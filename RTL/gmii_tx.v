==> flow/design.v <==
`timescale 1ns / 1ps
module gmii_tx(
    input  wire             clk         ,
    input  wire             rst_n       ,
    input  wire             tx_en       ,
    output reg [7:0]        gmii_txd    ,
    output reg              gmii_tx_en  ,
    output reg              gmii_tx_er  
);
wire [9:0] frame0  [0:73];
wire [9:0] frame1  [0:73];
wire [9:0] frame2  [0:73];
wire [9:0] frame3  [0:73];
assign frame0[0 ]={8'h55,1'b1,1'b0},    frame1[0]  ={8'h55,1'b1,1'b0},   frame2[0]  = {8'h55,1'b1,1'b0},   frame3[0]  ={8'h55,1'b1,1'b0};
assign frame0[1 ]={8'h55,1'b1,1'b0},    frame1[1]  ={8'h55,1'b1,1'b0},   frame2[1]  = {8'h55,1'b1,1'b0},   frame3[1]  ={8'h55,1'b1,1'b0};
assign frame0[2 ]={8'h55,1'b1,1'b0},    frame1[2]  ={8'h55,1'b1,1'b0},   frame2[2]  = {8'h55,1'b1,1'b0},   frame3[2]  ={8'h55,1'b1,1'b0};
assign frame0[3 ]={8'h55,1'b1,1'b0},    frame1[3]  ={8'h55,1'b1,1'b0},   frame2[3]  = {8'h55,1'b1,1'b0},   frame3[3]  ={8'h55,1'b1,1'b0};
assign frame0[4 ]={8'h55,1'b1,1'b0},    frame1[4]  ={8'h55,1'b1,1'b0},   frame2[4]  = {8'h55,1'b1,1'b0},   frame3[4]  ={8'h55,1'b1,1'b0};
assign frame0[5 ]={8'h55,1'b1,1'b0},    frame1[5]  ={8'h55,1'b1,1'b0},   frame2[5]  = {8'h55,1'b1,1'b0},   frame3[5]  ={8'h55,1'b1,1'b0};
assign frame0[6 ]={8'h55,1'b1,1'b0},    frame1[6]  ={8'h55,1'b1,1'b0},   frame2[6]  = {8'h55,1'b1,1'b0},   frame3[6]  ={8'h55,1'b1,1'b0};
assign frame0[7 ]={8'hd5,1'b1,1'b0},    frame1[7]  ={8'hd5,1'b1,1'b0},   frame2[7]  = {8'hd5,1'b1,1'b0},   frame3[7]  ={8'hd5,1'b1,1'b0};
assign frame0[8 ]={8'hda,1'b1,1'b0},    frame1[8]  ={8'hda,1'b1,1'b0},   frame2[8]  = {8'hda,1'b1,1'b0},   frame3[8]  ={8'hda,1'b1,1'b0};
assign frame0[9 ]={8'h02,1'b1,1'b0},    frame1[9]  ={8'h02,1'b1,1'b0},   frame2[9]  = {8'h02,1'b1,1'b0},   frame3[9]  ={8'h02,1'b1,1'b0};
assign frame0[10]={8'h03,1'b1,1'b0},    frame1[10] ={8'h03,1'b1,1'b0},   frame2[10] = {8'h03,1'b1,1'b0},   frame3[10] ={8'h03,1'b1,1'b0};
assign frame0[11]={8'h04,1'b1,1'b0},    frame1[11] ={8'h04,1'b1,1'b0},   frame2[11] = {8'h04,1'b1,1'b0},   frame3[11] ={8'h04,1'b1,1'b0};
assign frame0[12]={8'h05,1'b1,1'b0},    frame1[12] ={8'h05,1'b1,1'b0},   frame2[12] = {8'h05,1'b1,1'b0},   frame3[12] ={8'h05,1'b1,1'b0};
assign frame0[13]={8'h06,1'b1,1'b0},    frame1[13] ={8'h06,1'b1,1'b0},   frame2[13] = {8'h06,1'b1,1'b0},   frame3[13] ={8'h06,1'b1,1'b0};
assign frame0[14]={8'h5a,1'b1,1'b0},    frame1[14] ={8'h5a,1'b1,1'b0},   frame2[14] = {8'h5a,1'b1,1'b0},   frame3[14] ={8'h5a,1'b1,1'b0};
assign frame0[15]={8'h02,1'b1,1'b0},    frame1[15] ={8'h02,1'b1,1'b0},   frame2[15] = {8'h02,1'b1,1'b0},   frame3[15] ={8'h02,1'b1,1'b0};
assign frame0[16]={8'h03,1'b1,1'b0},    frame1[16] ={8'h03,1'b1,1'b0},   frame2[16] = {8'h03,1'b1,1'b0},   frame3[16] ={8'h03,1'b1,1'b0};
assign frame0[17]={8'h04,1'b1,1'b0},    frame1[17] ={8'h04,1'b1,1'b0},   frame2[17] = {8'h04,1'b1,1'b0},   frame3[17] ={8'h04,1'b1,1'b0};
assign frame0[18]={8'h05,1'b1,1'b0},    frame1[18] ={8'h05,1'b1,1'b0},   frame2[18] = {8'h05,1'b1,1'b0},   frame3[18] ={8'h05,1'b1,1'b0};
assign frame0[19]={8'h06,1'b1,1'b0},    frame1[19] ={8'h06,1'b1,1'b0},   frame2[19] = {8'h06,1'b1,1'b0},   frame3[19] ={8'h06,1'b1,1'b0};
assign frame0[20]={8'h00,1'b1,1'b0},    frame1[20] ={8'h80,1'b1,1'b0},   frame2[20] = {8'h00,1'b1,1'b0},   frame3[20] ={8'h00,1'b1,1'b0};
assign frame0[21]={8'h2e,1'b1,1'b0},    frame1[21] ={8'h00,1'b1,1'b0},   frame2[21] = {8'h2e,1'b1,1'b0},   frame3[21] ={8'h03,1'b1,1'b0};
assign frame0[22]={8'h01,1'b1,1'b0},    frame1[22] ={8'h01,1'b1,1'b0},   frame2[22] = {8'h01,1'b1,1'b0},   frame3[22] ={8'h01,1'b1,1'b0};
assign frame0[23]={8'h02,1'b1,1'b0},    frame1[23] ={8'h02,1'b1,1'b0},   frame2[23] = {8'h02,1'b1,1'b0},   frame3[23] ={8'h02,1'b1,1'b0};
assign frame0[24]={8'h03,1'b1,1'b0},    frame1[24] ={8'h03,1'b1,1'b0},   frame2[24] = {8'h03,1'b1,1'b0},   frame3[24] ={8'h03,1'b1,1'b0};
assign frame0[25]={8'h04,1'b1,1'b0},    frame1[25] ={8'h04,1'b1,1'b0},   frame2[25] = {8'h04,1'b1,1'b0},   frame3[25] ={8'h00,1'b1,1'b0};
assign frame0[26]={8'h05,1'b1,1'b0},    frame1[26] ={8'h05,1'b1,1'b0},   frame2[26] = {8'h05,1'b1,1'b0},   frame3[26] ={8'h00,1'b1,1'b0};
assign frame0[27]={8'h06,1'b1,1'b0},    frame1[27] ={8'h06,1'b1,1'b0},   frame2[27] = {8'h06,1'b1,1'b0},   frame3[27] ={8'h00,1'b1,1'b0};
assign frame0[28]={8'h07,1'b1,1'b0},    frame1[28] ={8'h07,1'b1,1'b0},   frame2[28] = {8'h07,1'b1,1'b0},   frame3[28] ={8'h00,1'b1,1'b0};
assign frame0[29]={8'h08,1'b1,1'b0},    frame1[29] ={8'h08,1'b1,1'b0},   frame2[29] = {8'h08,1'b1,1'b0},   frame3[29] ={8'h00,1'b1,1'b0};
assign frame0[30]={8'h09,1'b1,1'b0},    frame1[30] ={8'h09,1'b1,1'b0},   frame2[30] = {8'h09,1'b1,1'b0},   frame3[30] ={8'h00,1'b1,1'b0};
assign frame0[31]={8'h0a,1'b1,1'b0},    frame1[31] ={8'h0a,1'b1,1'b0},   frame2[31] = {8'h0a,1'b1,1'b0},   frame3[31] ={8'h00,1'b1,1'b0};
assign frame0[32]={8'h0b,1'b1,1'b0},    frame1[32] ={8'h0b,1'b1,1'b0},   frame2[32] = {8'h0b,1'b1,1'b0},   frame3[32] ={8'h00,1'b1,1'b0};
assign frame0[33]={8'h0c,1'b1,1'b0},    frame1[33] ={8'h0c,1'b1,1'b0},   frame2[33] = {8'h0c,1'b1,1'b0},   frame3[33] ={8'h00,1'b1,1'b0};
assign frame0[34]={8'h0d,1'b1,1'b0},    frame1[34] ={8'h0d,1'b1,1'b0},   frame2[34] = {8'h0d,1'b1,1'b0},   frame3[34] ={8'h00,1'b1,1'b0};
assign frame0[35]={8'h0e,1'b1,1'b0},    frame1[35] ={8'h0e,1'b1,1'b0},   frame2[35] = {8'h0e,1'b1,1'b0},   frame3[35] ={8'h00,1'b1,1'b0};
assign frame0[36]={8'h0f,1'b1,1'b0},    frame1[36] ={8'h0f,1'b1,1'b0},   frame2[36] = {8'h0f,1'b1,1'b0},   frame3[36] ={8'h00,1'b1,1'b0};
assign frame0[37]={8'h10,1'b1,1'b0},    frame1[37] ={8'h10,1'b1,1'b0},   frame2[37] = {8'h10,1'b1,1'b0},   frame3[37] ={8'h00,1'b1,1'b0};
assign frame0[38]={8'h11,1'b1,1'b0},    frame1[38] ={8'h11,1'b1,1'b0},   frame2[38] = {8'h11,1'b1,1'b0},   frame3[38] ={8'h00,1'b1,1'b0};
assign frame0[39]={8'h12,1'b1,1'b0},    frame1[39] ={8'h12,1'b1,1'b0},   frame2[39] = {8'h12,1'b1,1'b0},   frame3[39] ={8'h00,1'b1,1'b0};
assign frame0[40]={8'h13,1'b1,1'b0},    frame1[40] ={8'h13,1'b1,1'b0},   frame2[40] = {8'h13,1'b1,1'b0},   frame3[40] ={8'h00,1'b1,1'b0};
assign frame0[41]={8'h14,1'b1,1'b0},    frame1[41] ={8'h14,1'b1,1'b0},   frame2[41] = {8'h14,1'b1,1'b0},   frame3[41] ={8'h00,1'b1,1'b0};
assign frame0[42]={8'h15,1'b1,1'b0},    frame1[42] ={8'h15,1'b1,1'b0},   frame2[42] = {8'h15,1'b1,1'b0},   frame3[42] ={8'h00,1'b1,1'b0};
assign frame0[43]={8'h16,1'b1,1'b0},    frame1[43] ={8'h16,1'b1,1'b0},   frame2[43] = {8'h16,1'b1,1'b0},   frame3[43] ={8'h00,1'b1,1'b0};
assign frame0[44]={8'h17,1'b1,1'b0},    frame1[44] ={8'h17,1'b1,1'b0},   frame2[44] = {8'h17,1'b1,1'b0},   frame3[44] ={8'h00,1'b1,1'b0};
assign frame0[45]={8'h18,1'b1,1'b0},    frame1[45] ={8'h18,1'b1,1'b0},   frame2[45] = {8'h18,1'b1,1'b0},   frame3[45] ={8'h00,1'b1,1'b0};
assign frame0[46]={8'h19,1'b1,1'b0},    frame1[46] ={8'h19,1'b1,1'b0},   frame2[46] = {8'h19,1'b1,1'b0},   frame3[46] ={8'h00,1'b1,1'b0};
assign frame0[47]={8'h1a,1'b1,1'b0},    frame1[47] ={8'h1a,1'b1,1'b0},   frame2[47] = {8'h1a,1'b1,1'b1},   frame3[47] ={8'h00,1'b1,1'b0};
assign frame0[48]={8'h1b,1'b1,1'b0},    frame1[48] ={8'h1b,1'b1,1'b0},   frame2[48] = {8'h1b,1'b1,1'b0},   frame3[48] ={8'h00,1'b1,1'b0};
assign frame0[49]={8'h1c,1'b1,1'b0},    frame1[49] ={8'h1c,1'b1,1'b0},   frame2[49] = {8'h1c,1'b1,1'b0},   frame3[49] ={8'h00,1'b1,1'b0};
assign frame0[50]={8'h1d,1'b1,1'b0},    frame1[50] ={8'h1d,1'b1,1'b0},   frame2[50] = {8'h1d,1'b1,1'b0},   frame3[50] ={8'h00,1'b1,1'b0};
assign frame0[51]={8'h1e,1'b1,1'b0},    frame1[51] ={8'h1e,1'b1,1'b0},   frame2[51] = {8'h1e,1'b1,1'b0},   frame3[51] ={8'h00,1'b1,1'b0};
assign frame0[52]={8'h1f,1'b1,1'b0},    frame1[52] ={8'h1f,1'b1,1'b0},   frame2[52] = {8'h1f,1'b1,1'b0},   frame3[52] ={8'h00,1'b1,1'b0};
assign frame0[53]={8'h20,1'b1,1'b0},    frame1[53] ={8'h20,1'b1,1'b0},   frame2[53] = {8'h20,1'b1,1'b0},   frame3[53] ={8'h00,1'b1,1'b0};
assign frame0[54]={8'h21,1'b1,1'b0},    frame1[54] ={8'h21,1'b1,1'b0},   frame2[54] = {8'h21,1'b1,1'b0},   frame3[54] ={8'h00,1'b1,1'b0};
assign frame0[55]={8'h22,1'b1,1'b0},    frame1[55] ={8'h22,1'b1,1'b0},   frame2[55] = {8'h22,1'b1,1'b0},   frame3[55] ={8'h00,1'b1,1'b0};
assign frame0[56]={8'h23,1'b1,1'b0},    frame1[56] ={8'h23,1'b1,1'b0},   frame2[56] = {8'h23,1'b1,1'b0},   frame3[56] ={8'h00,1'b1,1'b0};
assign frame0[57]={8'h24,1'b1,1'b0},    frame1[57] ={8'h24,1'b1,1'b0},   frame2[57] = {8'h24,1'b1,1'b0},   frame3[57] ={8'h00,1'b1,1'b0};
assign frame0[58]={8'h25,1'b1,1'b0},    frame1[58] ={8'h25,1'b1,1'b0},   frame2[58] = {8'h25,1'b1,1'b0},   frame3[58] ={8'h00,1'b1,1'b0};
assign frame0[59]={8'h26,1'b1,1'b0},    frame1[59] ={8'h26,1'b1,1'b0},   frame2[59] = {8'h26,1'b1,1'b0},   frame3[59] ={8'h00,1'b1,1'b0};
assign frame0[60]={8'h27,1'b1,1'b0},    frame1[60] ={8'h27,1'b1,1'b0},   frame2[60] = {8'h27,1'b1,1'b0},   frame3[60] ={8'h00,1'b1,1'b0};
assign frame0[61]={8'h28,1'b1,1'b0},    frame1[61] ={8'h28,1'b1,1'b0},   frame2[61] = {8'h28,1'b1,1'b0},   frame3[61] ={8'h00,1'b1,1'b0};
assign frame0[62]={8'h29,1'b1,1'b0},    frame1[62] ={8'h29,1'b1,1'b0},   frame2[62] = {8'h29,1'b1,1'b0},   frame3[62] ={8'h00,1'b1,1'b0};
assign frame0[63]={8'h2a,1'b1,1'b0},    frame1[63] ={8'h2a,1'b1,1'b0},   frame2[63] = {8'h2a,1'b1,1'b0},   frame3[63] ={8'h00,1'b1,1'b0};
assign frame0[64]={8'h2b,1'b1,1'b0},    frame1[64] ={8'h2b,1'b1,1'b0},   frame2[64] = {8'h2b,1'b1,1'b0},   frame3[64] ={8'h00,1'b1,1'b0};
assign frame0[65]={8'h2c,1'b1,1'b0},    frame1[65] ={8'h2c,1'b1,1'b0},   frame2[65] = {8'h2c,1'b1,1'b0},   frame3[65] ={8'h00,1'b1,1'b0};
assign frame0[66]={8'h2d,1'b1,1'b0},    frame1[66] ={8'h2d,1'b1,1'b0},   frame2[66] = {8'h2d,1'b1,1'b0},   frame3[66] ={8'h00,1'b1,1'b0};
assign frame0[67]={8'h2e,1'b1,1'b0},    frame1[67] ={8'h2e,1'b1,1'b0},   frame2[67] = {8'h2e,1'b1,1'b0},   frame3[67] ={8'h00,1'b1,1'b0};
assign frame0[68]={8'h14,1'b1,1'b0},    frame1[68] ={8'h2f,1'b1,1'b0},   frame2[68] = {8'h14,1'b1,1'b0},   frame3[68] ={8'h73,1'b1,1'b0};
assign frame0[69]={8'h19,1'b1,1'b0},    frame1[69] ={8'h33,1'b1,1'b0},   frame2[69] = {8'h19,1'b1,1'b0},   frame3[69] ={8'h00,1'b1,1'b0};
assign frame0[70]={8'hd1,1'b1,1'b0},    frame1[70] ={8'ha9,1'b1,1'b0},   frame2[70] = {8'hd1,1'b1,1'b0},   frame3[70] ={8'h75,1'b1,1'b0};
assign frame0[71]={8'hdd,1'b1,1'b0},    frame1[71] ={8'haf,1'b1,1'b0},   frame2[71] = {8'hdd,1'b1,1'b0},   frame3[71] ={8'h22,1'b1,1'b0};
assign frame0[72]={8'h00,1'b0,1'b0},    frame1[72] ={8'h1d,1'b1,1'b0},   frame2[72] = {8'h00,1'b0,1'b0},   frame3[72] ={8'h00,1'b0,1'b0};
assign frame0[73]={8'h00,1'b0,1'b0},    frame1[73] ={8'h00,1'b0,1'b0},   frame2[73] = {8'h00,1'b0,1'b0},   frame3[73] ={8'h00,1'b0,1'b0};
reg  tx_en_ff0;
wire tx_start;
always  @(posedge clk or negedge rst_n)begin
  if(rst_n==1'b0)begin
    tx_en_ff0 <= 0;
  end else begin
    tx_en_ff0 <= tx_en;
  end
end
assign tx_start = tx_en && (~tx_en_ff0);
reg [7:0] cnt;                                                       
wire add_cnt,end_cnt;                                                
reg       flag;                                                      
always @(posedge clk or negedge rst_n)begin                          
    if(!rst_n)begin                                                  
        cnt <= 0;                                                    
    end                                                              
    else if(add_cnt)begin                                            
        if(end_cnt)                                                  
            cnt <= 0;                                                
        else                                                         
            cnt <= cnt + 1;                                          
    end                                                              
end                                                                  
assign add_cnt = flag ;                                
assign end_cnt = add_cnt && cnt== 73;                                
always  @(posedge clk or negedge rst_n)begin                         
    if(rst_n==1'b0)begin                                             
        flag <= 0;                                                   
    end                                                              
    else if(tx_start)begin                                       
        flag <= 1;                                                   
    end                                                              
    else if(end_cnt)begin                                            
        flag <= 0;                                                   
    end                                                              
end                                                                  
always  @(posedge clk or negedge rst_n)begin
  if(rst_n==1'b0)begin
    gmii_txd   <= 0;
    gmii_tx_en <= 0;
    gmii_tx_er <= 0;
  end else if(flag)begin
    gmii_txd   <= frame0[cnt][9:2];
    gmii_tx_en <= frame0[cnt][1];
    gmii_tx_er <= frame0[cnt][0];
  end
end
endmodule                                                            
; From RTL to reports: gmii_tx
; Tool output for the design above, in the order of the flow.
; Line numbers count from 1 in the design file above.
; Library cell names are shortened.
; Not given: --
[setup]
top_module = gmii_tx
clock_port = clk
lib = sky130hd
lib_corner = tt_025C_1v80

; Word-level counts
; Counts by Yosys on the flattened word-level netlist (proc, flatten, opt, wreduce; memories kept). Register bits leave out memories and registers merged into their read ports (data or address). Print and check cells are left out. Cells with the same type and inputs are merged into one.
[op_classes]
addsub = 1
n_eq = 74
mux = 4
n_logic = 1
n_reduce_logical = 14
[op_table]
columns = op, n
row1 = parallel mux 10 bit (select 54 bit), 1
row2 = equality test 7 x 6 -> 1 bit (second input constant), 32
row3 = equality test 7 x 5 -> 1 bit (second input constant), 16
row4 = equality test 7 bit (second input constant), 10
row5 = equality test 7 x 4 -> 1 bit (second input constant), 8
row6 = equality test 7 x 3 -> 1 bit (second input constant), 4
row7 = OR reduction 3 bit, 5
row8 = equality test 7 x 2 -> 1 bit (second input constant), 2
row9 = OR reduction 2 bit, 4
row10 = adder 8 x 1 -> 8 bit (second input constant), 1
row11 = equality test 8 x 7 -> 1 bit (second input constant), 1
row12 = two-way mux 8 bit, 1
row13 = equality test 7 x 1 -> 1 bit (second input constant), 1
row14 = zero test 7 bit, 1
row15 = OR reduction 7 bit, 1
row16 = logical AND 1 bit, 2
row17 = nonzero test 2 bit, 1
row18 = two-way mux 1 bit, 2
row19 = NOT 1 bit, 1
[word_totals]
ff_bits = 20
out_inout_bits = 10
elab_cells = 100

; Longest topological paths
; Yosys ltp: most cells in a row. Word level: on the elaborated netlist, between registers, memories and ports. Mapped: between sequential cells and ports; inverters and the memories' decode and read muxes count.
[depth]
word_depth = 4
abc_area = 0
depth_mapped = 9

; Mapped cells and area
; Source: synth_stat.txt of the flow (Yosys; design flattened, memories mapped). It holds for the ABC_AREA given above (unset counts as 0); a run with the other value may have another netlist.
; The area totals of this step are shown rounded.
[synth_totals]
stdcells = 220
mapped_area_um2 = 1700
seqArea_um2 = 480
ffs = 19
buf_cells = 23
[by_type]
columns = cell, n, type_area_um2
row1 = dfrtp_1, 19, 475.456
row2 = nand2_1, 28, 105.101
row3 = nor2_1, 20, 75.072
row4 = o21ai_0, 15, 75.072
row5 = a21oi_1, 10, 50.048
row6 = ha_1, 4, 50.048
row7 = nor2b_1, 7, 43.792
row8 = buf_4, 5, 37.536
row9 = clkbuf_1, 10, 37.536
row10 = nand4_1, 6, 37.536
row11 = nand2b_1, 5, 31.28
row12 = buf_2, 6, 30.029
row13 = a2111oi_4, 1, 27.526
row14 = nor4b_1, 3, 26.275
row15 = xor2_1, 3, 26.275
row16 = a31oi_1, 4, 25.024
row17 = nor3_1, 5, 25.024
row18 = or3_1, 4, 25.024
; Not listed: further types 41, cells in them 65.

; Timing after synthesis
; Path of least setup slack by OpenSTA after synthesis, without wires, with an ideal clock, recovery checks aside; 20% of the period is set as input and as output delay. Where synthesis merged equal registers, the netlist keeps one of their names.
[synth_timing]
path_type = reg2reg
startpoint = reg cnt[0]
endpoint = reg gmii_txd[2]
period_ps = 2750
arrival_time_ps = 1970
slack_ps = 696
delay_ps = 2054
path_stages = 8
synth_period_reached_ps = 2054
; "delay_ps" is the arrival time less input delay plus setup time.
; "path_stages": output pins that drive a net of the path, with the launching flip-flop's if there is one; two outputs of one cell count as two.
; "synth_period_reached_ps" is the clock period less the worst setup slack; recovery checks do not enter. This is arithmetic on one report: input and output delays are still those of the set period (20% each).
; Between the ends stands the longest chain of elaborated cells between them, by number of cells; it is not shown to be the way that was timed. Of several equally long chains one is given.
; A line is the first line of the expression or statement that the cell stems from. Yosys adds cells for indexed reads and writes and turns some case tables into memories.
; At most two assigning lines are given for a register; there are more.
[synth_via]
path_cell_list = dfrtp_1 -> ha_1 -> buf_6 -> or3_1 -> a32o_1 -> nor4b_4 -> nand4_1 -> a41oi_2
elab_chain_cells = 3
cells_between = 85
classes_between = 73 x eq/ne; 1 x mux; 11 x reduce/logical
[synth_rtl]
columns = element, line_no
row1 = "start, declared", 98  ; reg [7:0] cnt;
row2 = "start, assigned", 103  ; cnt <= 0;
row3 = "start, assigned", 109  ; cnt <= cnt + 1;
row4 = equality test 7 bit, 131  ; gmii_txd   <= frame0[cnt][9:2];
row5 = OR reduction 2 bit, --
row6 = parallel mux 10 bit (select 54 bit), 131
row7 = "end, assigned", 127  ; gmii_txd   <= 0;
row8 = "end, assigned", 131
row9 = "end, declared", 6  ; output reg [7:0]        gmii_txd    ,

; Worst path after layout
; Path of least setup slack in the final report of flow run B (OpenROAD, finished layout, wires in). Where an end is a register, its clock arrival counts in the times.
; The path's times are printed in steps of 10 ps; the period is the one set.
[layout_timing]
path_type = reg2reg
startpoint = reg cnt[1]
endpoint = reg gmii_txd[0]
period_ps = 2130
arrival_time_ps = 2300
slack_ps = 20
path_stages = 9
; Between the ends stands the longest chain of elaborated cells between them, by number of cells; it is not shown to be the way that was timed. Of several equally long chains one is given.
; At most two assigning lines are given for a register; there are more.
[layout_via]
path_cell_list = dfrtp_2 -> buf_6 -> ha_4 -> or3_4 -> o211a_1 -> a22oi_2 -> and4_4 -> nand4_1 -> o21ai_1
elab_chain_cells = 3
cells_between = 85
classes_between = 73 x eq/ne; 1 x mux; 11 x reduce/logical
[layout_rtl]
columns = element, line_no
row1 = "start, declared", 98  ; reg [7:0] cnt;
row2 = "start, assigned", 103  ; cnt <= 0;
row3 = "start, assigned", 109  ; cnt <= cnt + 1;
row4 = equality test 7 bit, 131  ; gmii_txd   <= frame0[cnt][9:2];
row5 = OR reduction 2 bit, --
row6 = parallel mux 10 bit (select 54 bit), 131
row7 = "end, assigned", 127  ; gmii_txd   <= 0;
row8 = "end, assigned", 131
row9 = "end, declared", 6  ; output reg [7:0]        gmii_txd    ,

FLOW RESULTS
============

Measured data: module gmii_tx, platform sky130hd, 2 stored runs of the flow under differing settings, order arbitrary. Input and output delays are each 20% of the period that was set; the output load is 0.01 pF.
By "critical_path_time_ps" is meant the share of the clock period that the worst setup path is allowed (20% is reserved at inputs, 20% at outputs), minus its slack. Clock arrival times at its registers enter into it.
"total_power_mw": no workload was simulated; the value follows from the tool's default switching activity.
"critical_path_time_ps" is given in steps of 10 ps.
Values from the reports are rounded here.

# flow run A
==> flow/run.sh <==
#!/bin/bash
# the make line also repeats the synthesis and layout settings of config.mk as NAME=value (left out here)
make -C /OpenROAD-flow-scripts/flow DESIGN_CONFIG=/design/flow/config.mk WORK_HOME=/design/flow/orfs CLKGATE_MAP_FILE= finish
==> flow/config.mk <==
export PLATFORM = sky130hd
export DESIGN_NAME = gmii_tx
export DESIGN_NICKNAME = gmii_tx
export VERILOG_FILES = /design/flow/design.v
export SDC_FILE = /design/flow/constraint.sdc
export NUM_CORES = 4
export LEC_CHECK = 0
export CAP_MARGIN = 20
export CELL_PAD_IN_SITES_DETAIL_PLACEMENT = 2
export CORE_ASPECT_RATIO = 0.83
export CORE_MARGIN = 2
export CORE_UTILIZATION = 40
export CTS_CLUSTER_DIAMETER = 212
export MAX_ROUTING_LAYER = met4
export SLEW_MARGIN = 20
==> flow/constraint.sdc <==
create_clock -name core_clock -period 2.08 [get_ports {clk}]
set_input_delay 0.4160 -clock core_clock [delete_from_list [all_inputs] [get_ports {clk}]]
set_output_delay 0.4160 -clock core_clock [all_outputs]
set_load 0.01 [all_outputs]

==> flow run A: results <==
outcome="unfinished; error DPL-0033 in clock tree synthesis"

# flow run B
==> flow/run.sh <==
#!/bin/bash
# the make line also repeats the synthesis and layout settings of config.mk as NAME=value (left out here)
make -C /OpenROAD-flow-scripts/flow DESIGN_CONFIG=/design/flow/config.mk WORK_HOME=/design/flow/orfs CLKGATE_MAP_FILE= finish
==> flow/config.mk <==
export PLATFORM = sky130hd
export DESIGN_NAME = gmii_tx
export DESIGN_NICKNAME = gmii_tx
export VERILOG_FILES = /design/flow/design.v
export SDC_FILE = /design/flow/constraint.sdc
export NUM_CORES = 4
export LEC_CHECK = 0
export CAP_MARGIN = 20
export CORE_MARGIN = 2
export CORE_UTILIZATION = 28
export SLEW_MARGIN = 20
==> flow/constraint.sdc <==
create_clock -name core_clock -period 2.13 [get_ports {clk}]
set_input_delay 0.4260 -clock core_clock [delete_from_list [all_inputs] [get_ports {clk}]]
set_output_delay 0.4260 -clock core_clock [all_outputs]
set_load 0.01 [all_outputs]

==> flow run B: results <==
setup_ws_ps=24
layout_utilization_frac=0.38
timing.setup.tns_ps=0
final_die_area_um2=6800
critical_path_time_ps=2110
path_kind="reg2reg"
synthArea_um2=1700
total_power_mw=0.65
